==> flow/design.v <==
module button(
	input clk, reset_n,
	input noisy,
	output debounced,
	output p_edge, n_edge, _edge
	);
	synchronizer #(.STAGES(2)) SYNCH0 (
		.clk(clk),
		.reset_n(reset_n),
		.D(noisy),
		.Q(synch_noisy)
	);
	debouncer_delayed DD0 (
		.clk(clk),
		.reset_n(reset_n),
		.noisy(synch_noisy),
		.debounced(debounced)
	);
	edge_detector ED0 (
		.clk(clk),
		.reset_n(reset_n),
		.level(debounced),
		.p_edge(p_edge),
		.n_edge(n_edge),
		._edge(_edge)
	);
endmodule
module debouncer_delayed(
	input clk, reset_n,
	input noisy,
	output debounced
	);
	wire timer_done, timer_reset;
	debouncer_delayed_fsm FSM0 (
		.clk(clk),
		.reset_n(reset_n),
		.noisy(noisy),
		.timer_done(timer_done),
		.timer_reset(timer_reset),
		.debounced(debounced)	
	);
	timer_parameter #(.FINAL_VALUE(249_999)) T0 (
		.clk(clk),
		.reset_n(~timer_reset),
		.enable(~timer_reset),
		.done(timer_done)
	);
endmodule
module debouncer_delayed_fsm(
	input clk, reset_n,
	input noisy, timer_done,
	output timer_reset, debounced
	);
	reg [1:0] state_reg, state_next;
	parameter s0 = 0, s1 = 1, s2 = 2, s3 = 3;
	always @(posedge clk, negedge reset_n)
	begin
		if (~reset_n)
			state_reg <= 0;
		else
			state_reg <= state_next;
	end
	always @(*)
	begin
		state_next = state_reg;
		case(state_reg)
			s0: if (~noisy)
					 state_next = s0;
				 else if (noisy)
					 state_next = s1;
			s1: if (~noisy)
					 state_next = s0;
				 else if (noisy & ~timer_done)
					 state_next = s1;
				 else if (noisy & timer_done)
					 state_next = s2;
			s2: if (~noisy)
					 state_next = s3;
				 else if (noisy)
					 state_next = s2;
			s3: if (noisy)
					 state_next = s2;
				 else if (~noisy & ~timer_done)
					 state_next = s3;
				 else if (~noisy & timer_done)
					 state_next = s0;
			default: state_next = s0;
		endcase
	end
	assign timer_reset = (state_reg == s0) | (state_reg == s2);
	assign debounced = (state_reg == s2) | (state_reg == s3);
endmodule
module edge_detector(
	input clk, reset_n,
	input level,
	output p_edge, n_edge, _edge
	);
	reg state_reg, state_next;
	parameter s0 = 0, s1 = 1;
	always @(posedge clk, negedge reset_n)
	begin
		if (~reset_n)
			state_reg <= s0;
		else
			state_reg <= state_next;
	end
	always @(*)
	begin
		case(state_reg)
			s0: if (level)
					 state_next = s1;
				 else
					 state_next = s0;
			s1: if (level)
					 state_next = s1;
				 else
					 state_next = s0;
			default: state_next = s0;
		endcase
	end
	assign p_edge = (state_reg == s0) & level;
	assign n_edge = (state_reg == s1) & ~level;
	assign _edge = p_edge | n_edge;
endmodule
module synchronizer
	#(parameter STAGES = 2) (
	input clk, reset_n,
	input D,
	output Q
	);
	reg [STAGES - 1:0] Q_reg;
	always @(posedge clk, negedge reset_n)
	begin
		if (~reset_n)
			Q_reg <= 'b0;
		else
			Q_reg <= {D, Q_reg[STAGES - 1:1]};
	end
	assign Q = Q_reg[0];
endmodule
module timer_parameter
	#(parameter FINAL_VALUE = 255) (
	input clk,
	input reset_n,
	input enable,
	output [$clog2(FINAL_VALUE) - 1:0] done
	);
	localparam BITS = $clog2(FINAL_VALUE);
	reg [BITS - 1:0] Q_reg, Q_next;
	always @(posedge clk, negedge reset_n)
	begin
		if (~reset_n)
			Q_reg <= 'b0;
		else if(enable)
			Q_reg <= Q_next;
		else
			Q_reg <= Q_reg;
	end
	assign done = Q_reg == FINAL_VALUE;
	always @(*)
		Q_next = done ? 'b0 : Q_reg + 1;
endmodule
# == Reports on button ==
# Tool output for the design above, in the order of the flow.
# Line numbers count from 1 in the design file above.
# Operators: Yosys type, input widths -> output width; for muxes data width and select width s.
# Cell names lack the library's common part.
# Not given: n/a
# design
top,button
clock,clk
library,sky130hd
lib_corner,tt_025C_1v80

# == Word-level counts ==
# Counts by Yosys on the flattened word-level netlist (proc, flatten, opt, wreduce; memories kept). Register bits leave out memories and registers merged into their read ports (data or address). Print and check cells are left out. Cells with the same type and inputs are merged into one.
# classes
eq_ne,6
logic,13
mux,11
add_sub_neg,1
reduce_logical,3
# ops
operator,count
$add 18x1->18 const B,1
$eq 18x18->1 const B,1
$reduce_bool 18->1,1
$mux 18,1
$mux 2,6
$ne 4x4->1 const B,2
$pmux 2 s4,1
$and 1x1->1,6
$not 1->1,4
$eq 2x2->1 const B,2
$or 1x1->1,3
$mux 1,3
$eq 2x1->1 const B,1
$logic_not 2->1,1
$reduce_and 2->1,1
# word_totals
reg_bits,23
word_cells,38
in_bits,3
output_inout_bits,4

# == Longest topological paths ==
# Longest topological path by Yosys (ltp), each cell counted once; first at word level (registers and memories cut), then after technology mapping (sequential cells cut; the memories' decode and read muxes count).
# logic_depth
word_depth,6
abc_area,0
ltp_mapped,5
ltp_nobuf,5

# == Mapped cells and area ==
# Yosys stat after the flow's synthesis: flattened, memories mapped to cells. It holds for the ABC_AREA given above (unset counts as 0); a run with the other value may have another netlist.
# types
cell_type,count,type_area_um2
dfrtp_1,24,600.576
xnor2_1,7,61.309
nand2_1,11,41.29
ha_1,3,37.536
xor2_1,4,35.034
and4_1,3,26.275
dfstp_2,1,26.275
nor2_1,7,26.275
nand4_1,4,25.024
nor3_1,5,25.024
inv_1,6,22.522
nand4bb_1,2,22.522
nor4_4,1,21.27
o21ai_0,4,20.019
o2bb2ai_1,2,17.517
nand3_1,3,15.014
a31oi_1,2,12.512
and3_1,2,12.512
# Not listed: further types 16, cells in them 20.
# synth_totals
sequential_area_um2,626.9
mapped_area_um2,1191.1
mapped_cells,111
buffers,2
ffs,25
# By module: a second synthesis without flattening, with its own total; a netlist apart from the flattened one above.
# hier_totals
cells_unflattened,133
hier_area_um2,1342.5
# Rows give one instance, submodules left out.
# by_module
module,n_cells,mod_seq_area_um2,instances,area_um2
timer_parameter (FINAL_VALUE=249999),109,450.4,1,1056.0
debouncer_delayed_fsm,15,101.3,1,171.4
edge_detector,6,25.0,1,61.3
synchronizer (STAGES=2),2,50.0,1,50.0
debouncer_delayed,1,0.0,1,3.8
button,0,0.0,1,0.0

# == Timing after synthesis ==
# OpenSTA on the mapped netlist: ideal clock, no wires. The path of least setup slack (recovery checks aside). Input and output delay are each 20% of the period. Register names are those of the netlist, which keeps one name where synthesis merged equal registers.
# synth_timing
kind,flip-flop to flip-flop
startpoint,reg DD0.FSM0.state_reg
endpoint,reg DD0.T0.Q_reg[3]
setup_time_ns,0.127
period_ns,1.53
path_delay_ns,1.611
t_required_ns,1.403
driving_pins,6
slack_ns,-0.081
t_first_pin_ns,0.000
path_buffers,0
arrival_ns,1.484
synth_period_reached_ns,1.611
# "path_delay_ns" = arrival - input delay + setup time.
# "driving_pins" counts driving pins, that of a launching flip-flop among them; a cell with two outputs on the path counts twice.
# "synth_period_reached_ns" is the clock period less the worst setup slack; recovery checks do not enter. This is arithmetic on one report: input and output delays are still those of the set period (20% each).
# Where an end lacks its bit number, it is one bit of the signal, or one of the new flip-flops if synthesis recoded a state register.
# At most two assigning lines are given for a register; there are more.
# synth_via
path_cell_list,dfrtp_1 or2_4 inv_1 nand4_1 xor2_1 nor2_1
# synth_lines
item,line_no,source
start: declaration,54,"reg [1:0] state_reg, state_next;"
start: assignment,59,state_reg <= 0;
start: assignment,61,state_reg <= state_next;
end: assignment,155,Q_reg <= Q_next;
end: assignment,157,Q_reg <= Q_reg;
end: declaration,149,"reg [BITS - 1:0] Q_reg, Q_next;"
# No chain of elaborated cells between the ends is given.

# == Worst path after layout ==
# From the final timing report of flow run A: the path of least setup slack in the routed layout; clock arrival at registers is part of the times.
# layout_timing
kind,flip-flop to output port
startpoint,reg DD0.FSM0.state_reg
endpoint,out n_edge
output_delay_ns,0.49
t_first_pin_ns,0.32
t_required_ns,1.96
path_buffers,1
driving_pins,5
arrival_ns,1.79
period_ns,2.45
slack_ns,0.17
# Where an end lacks its bit number, it is one bit of the signal, or one of the new flip-flops if synthesis recoded a state register.
# Between the ends stands the longest chain of elaborated cells between them, by number of cells; it is not shown to be the way that was timed. Of several equally long chains one is given.
# Each line given opens the expression or statement behind the cell; cells for indexed reads and writes are added by Yosys, which also makes memories of some case tables.
# layout_via
path_cell_list,dfrtp_1 or2_2 inv_1 ha_1 clkdlybuf4s50_1
elab_chain_len,4
cells_between,5
cone_classes,eq/ne (2); logic (3)
# layout_lines
item,line_no,source
start: declaration,54,"reg [1:0] state_reg, state_next;"
start: assignment,59,state_reg <= 0;
start: assignment,61,state_reg <= state_next;
$eq 2x2->1,91,assign debounced = (state_reg == s2) | (state_reg == s3);
$or 1x1->1,91,
$not 1->1,122,assign n_edge = (state_reg == s1) & ~level;
$and 1x1->1,122,
end: declaration,5,"output p_edge, n_edge, _edge"

# Record of 2 stored runs of the RTL-to-layout flow on button, platform sky130hd. The runs are unordered. Constraints: input delay and output delay 20% of the set period each, output load 0.01 pF.
# "timing.achieved_period_ns": clock period set for the run, less the worst setup slack. It is reckoned from that one timing run; input and output delays stay at 20% of the period that was set.
# "worst_setup_path_time_ns" means the part of the period allowed to the worst setup path (the constraints hold back 20% at inputs and 20% at outputs) less its slack; where the path has registers, the arrival times of their clocks count too.
# "design_power_uw": no workload was simulated; the value follows from the tool's default switching activity.
# Settings: - = not set for that run.
run,period_ns,CORE_UTILIZATION,PLACE_DENSITY,CELL_PAD_IN_SITES_GLOBAL_PLACEMENT,TNS_END_PERCENT,GPL_TIMING_DRIVEN,CTS_CLUSTER_SIZE,CTS_CLUSTER_DIAMETER,CAP_MARGIN,SLEW_MARGIN,MIN_ROUTING_LAYER,MAX_ROUTING_LAYER,CORE_MARGIN,SETUP_SLACK_MARGIN,PLACE_DENSITY_LB_ADDON,worst_setup_path_time_ns,worst_path_kind,timing.achieved_period_ns,design_power_uw,synthArea_um2,ws_setup_ns,total_die_area_um2,finalCellArea_um2,total_negative_slack_ns,post_route_util_pct
flow run A,2.45,60,0.75,0,85,0,74,76,5,35,met1,met5,2,-,-,1.79,flip-flop to output port,2.277,605.8,1191.1,0.173,2357.6,1322.5,0.000,68.8
flow run B,2.09,49,-,-,30,0,-,299,20,20,-,-,2,0.49,0.17,1.41,flip-flop to output port,1.825,719.3,1191.1,0.265,2841.4,1477.7,0.000,65.5
