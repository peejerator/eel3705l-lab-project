==> flow/design.v <==
module display_driver(
	input clk,
	input reset_n,
	input enable,
	input [3:0] binary,
	output [6:0] sseg
	);
	reg [6:0] display;
	always @(posedge clk, negedge reset_n)
	begin
		if (~reset_n)
			display <= 7'b1111111;
		else if (enable)
		begin
			case (binary)
				0:  display <= 7'b1000000;
				1:  display <= 7'b1111001;
				2:  display <= 7'b0100100;
				3:  display <= 7'b0110000;
				4:  display <= 7'b0011001;
				5:  display <= 7'b0010010;
				6:  display <= 7'b0000010;
				7:  display <= 7'b1111000;
				8:  display <= 7'b0000000;
				9:  display <= 7'b0011000;
				10: display <= 7'b0001000;
				11: display <= 7'b0000011;
				12: display <= 7'b1000110;
				13: display <= 7'b0100001;
				14: display <= 7'b0000110;
				15: display <= 7'b0001110;
			endcase
		end
	end
	assign sseg = display;
endmodule
# == Tool chain data of display_driver ==
# Tool output for the design above, in the order of the flow.
# Lines are those of the file above, counted from 1.
# Operators carry their Yosys type and port widths (W data, S select, Z words).
# Cell names lack the library's common part.
# The mark n/a stands for no value.
# inputs
top,display_driver
clk_port,clk
lib,sky130hd
lib_corner,tt_025C_1v80

# == Elaborated design ==
# Counts by Yosys on the flattened word-level netlist (proc, flatten, opt, wreduce; memories kept). Register bits leave out memories and registers merged into their read ports (data or address); mux counts leave out enables and synchronous resets folded into registers. Print and check cells are left out. Cells with the same type and inputs are merged into one.
# Memory sizes are those after Yosys's memory passes, which may raise the word count (mostly to a power of two), join words into wider ones and drop unused or constant bits.
# word_totals
memories,1
reg_bits,0
clocked_rd_ports_x_width,7
romBits,112
elab_cells,2
# mem_list
name,words,width,read_ports,wr,line_no,rtl
(name not given),16,7,1,0,15,case (binary)
# op_classes
reduce_and_logical,1
# ops
operator,count
$logic_not A1 Y1,1

# == Depth ==
# Longest topological path by Yosys (ltp), each cell counted once; first at word level (registers and memories cut), then after technology mapping (sequential cells cut; the memories' decode and read muxes count).
# logic_depth
word_depth,1
ABC_AREA,0
ltp_mapped,5

# == Netlist ==
# Yosys stat after the flow's synthesis: flattened, memories mapped to cells. It holds for the ABC_AREA given above (unset counts as 0); a run with the other value may have another netlist.
# The area totals of this step are shown rounded.
# mapped
synth_area_um2,512
ff_cells,7
buf_cells,3
stdcells,54
# by_type
type,count,area_total_um2
dfstp_2,7,183.926
ha_1,6,75.072
a21oi_1,5,25.024
mux2_1,2,22.522
mux2i_1,2,20.019
nand2b_1,3,18.768
nor2_1,5,18.768
nand2_1,4,15.014
nor2b_1,2,12.512
buf_6,1,11.261
o221a_2,1,11.261
a311o_1,1,10.01
nand3_1,2,10.01
a2bb2oi_1,1,8.758
o221ai_1,1,8.758
a22oi_1,1,7.507
and2b_1,1,7.507
inv_1,2,7.507
# Other cell types: 7; their cells: 7.

# == Timing after synthesis ==
# Path of least setup slack by OpenSTA after synthesis, without wires, with an ideal clock, recovery checks aside; 20% of the period is set as input and as output delay. Where synthesis merged equal registers, the netlist keeps one of their names.
# synth_path
kind,in2reg
start,input port binary[1]
end,register display[3]
slack_ns,0.235
clock_period_ns,1.37
setup_ns,0.084
arrival_ns,1.051
required_time_ns,1.286
path_stages,5
n_path_buf,0
t_first_pin_ns,0.274
delay_ns,0.861
input_delay_ns,0.274
synth_period_reached_ns,1.135
# "delay_ns" is the arrival time less input delay plus setup time.
# "path_stages" counts driving pins, that of a launching flip-flop among them; a cell with two outputs on the path counts twice.
# "synth_period_reached_ns" is the clock period less the worst setup slack; recovery checks do not enter. This is arithmetic on one report: input and output delays are still those of the set period (20% each).
# At most two assigning lines are given for a register; there are more.
# synth_between
cell_sequence,inv_1 -> ha_1 -> nand2_1 -> a21oi_1 -> a311o_1
# synth_lines
element,line_no,rtl
start: declaration,5,"input [3:0] binary,"
end: assignment,16,0: display <= 7'b1000000;
end: assignment,17,1: display <= 7'b1111001;
end: declaration,8,reg [6:0] display;
# No chain of elaborated cells between the ends is given.

# == Timing after layout ==
# Path of least setup slack in the final report of flow run 2 (OpenROAD, finished layout, wires in). Where an end is a register, its clock arrival counts in the times.
# layout_path
kind,in2reg
start,input port binary[3]
end,register display[6]
input_delay_ns,0.26
required_time_ns,1.46
n_path_buf,2
setup_ns,0.08
t_first_pin_ns,0.26
arrival_ns,1.42
slack_ns,0.04
clock_period_ns,1.29
path_stages,5
# At most two assigning lines are given for a register; there are more.
# layout_between
cell_sequence,clkdlybuf4s50_1 -> buf_6 -> mux2_4 -> a22oi_1 -> a21oi_1
# layout_lines
element,line_no,rtl
start: declaration,5,"input [3:0] binary,"
end: assignment,16,0: display <= 7'b1000000;
end: assignment,17,1: display <= 7'b1111001;
end: declaration,8,reg [6:0] display;
# No chain of elaborated cells between the ends is given.

# Below are 2 stored runs of the flow (Yosys, OpenROAD; platform sky130hd) on display_driver, each with its settings and what was measured, unordered. Constraints: input delay and output delay 20% of the set period each, output load 0.01 pF.
# "period_reached_ns": clock period set for the run, less the worst setup slack. It is reckoned from that one timing run; input and output delays stay at 20% of the period that was set.
# "timing.worst_path_ns" means the part of the period allowed to the worst setup path (the constraints hold back 20% at inputs and 20% at outputs) less its slack; where the path has registers, the arrival times of their clocks count too.
# "power_uw" is the tool's figure for a default switching activity; nothing was simulated.
# The results are shown rounded.
# Settings: -- = not set for that run.
# Results: -- = not shown.
run name,period_ns,CORE_UTILIZATION,PLACE_DENSITY_LB_ADDON,CORE_ASPECT_RATIO,CORE_MARGIN,CELL_PAD_IN_SITES_GLOBAL_PLACEMENT,TNS_END_PERCENT,GPL_TIMING_DRIVEN,CTS_CLUSTER_DIAMETER,CAP_MARGIN,SLEW_MARGIN,MIN_ROUTING_LAYER,finish.stdcell_area_um2,setup_ws_ns,yosys.chip_area_um2,holdWs_ns,dieArea_um2,fin_tns_ns,period_reached_ns,power_uw,timing.worst_path_ns,worstPathKind,final_util_pct
flow run 1,1.62,34,0.04,1.89,7,3,30,0,147,20,20,--,--,--,--,--,--,--,--,--,--,--,--
flow run 2,1.29,15,--,--,2,1,10,1,--,20,20,met1,810,0.039,512,0.496,3900,0.000,1.251,680,0.99,in2reg,24.5
# Flow run 1: did not finish, floorplanning stopped with PDN-0185
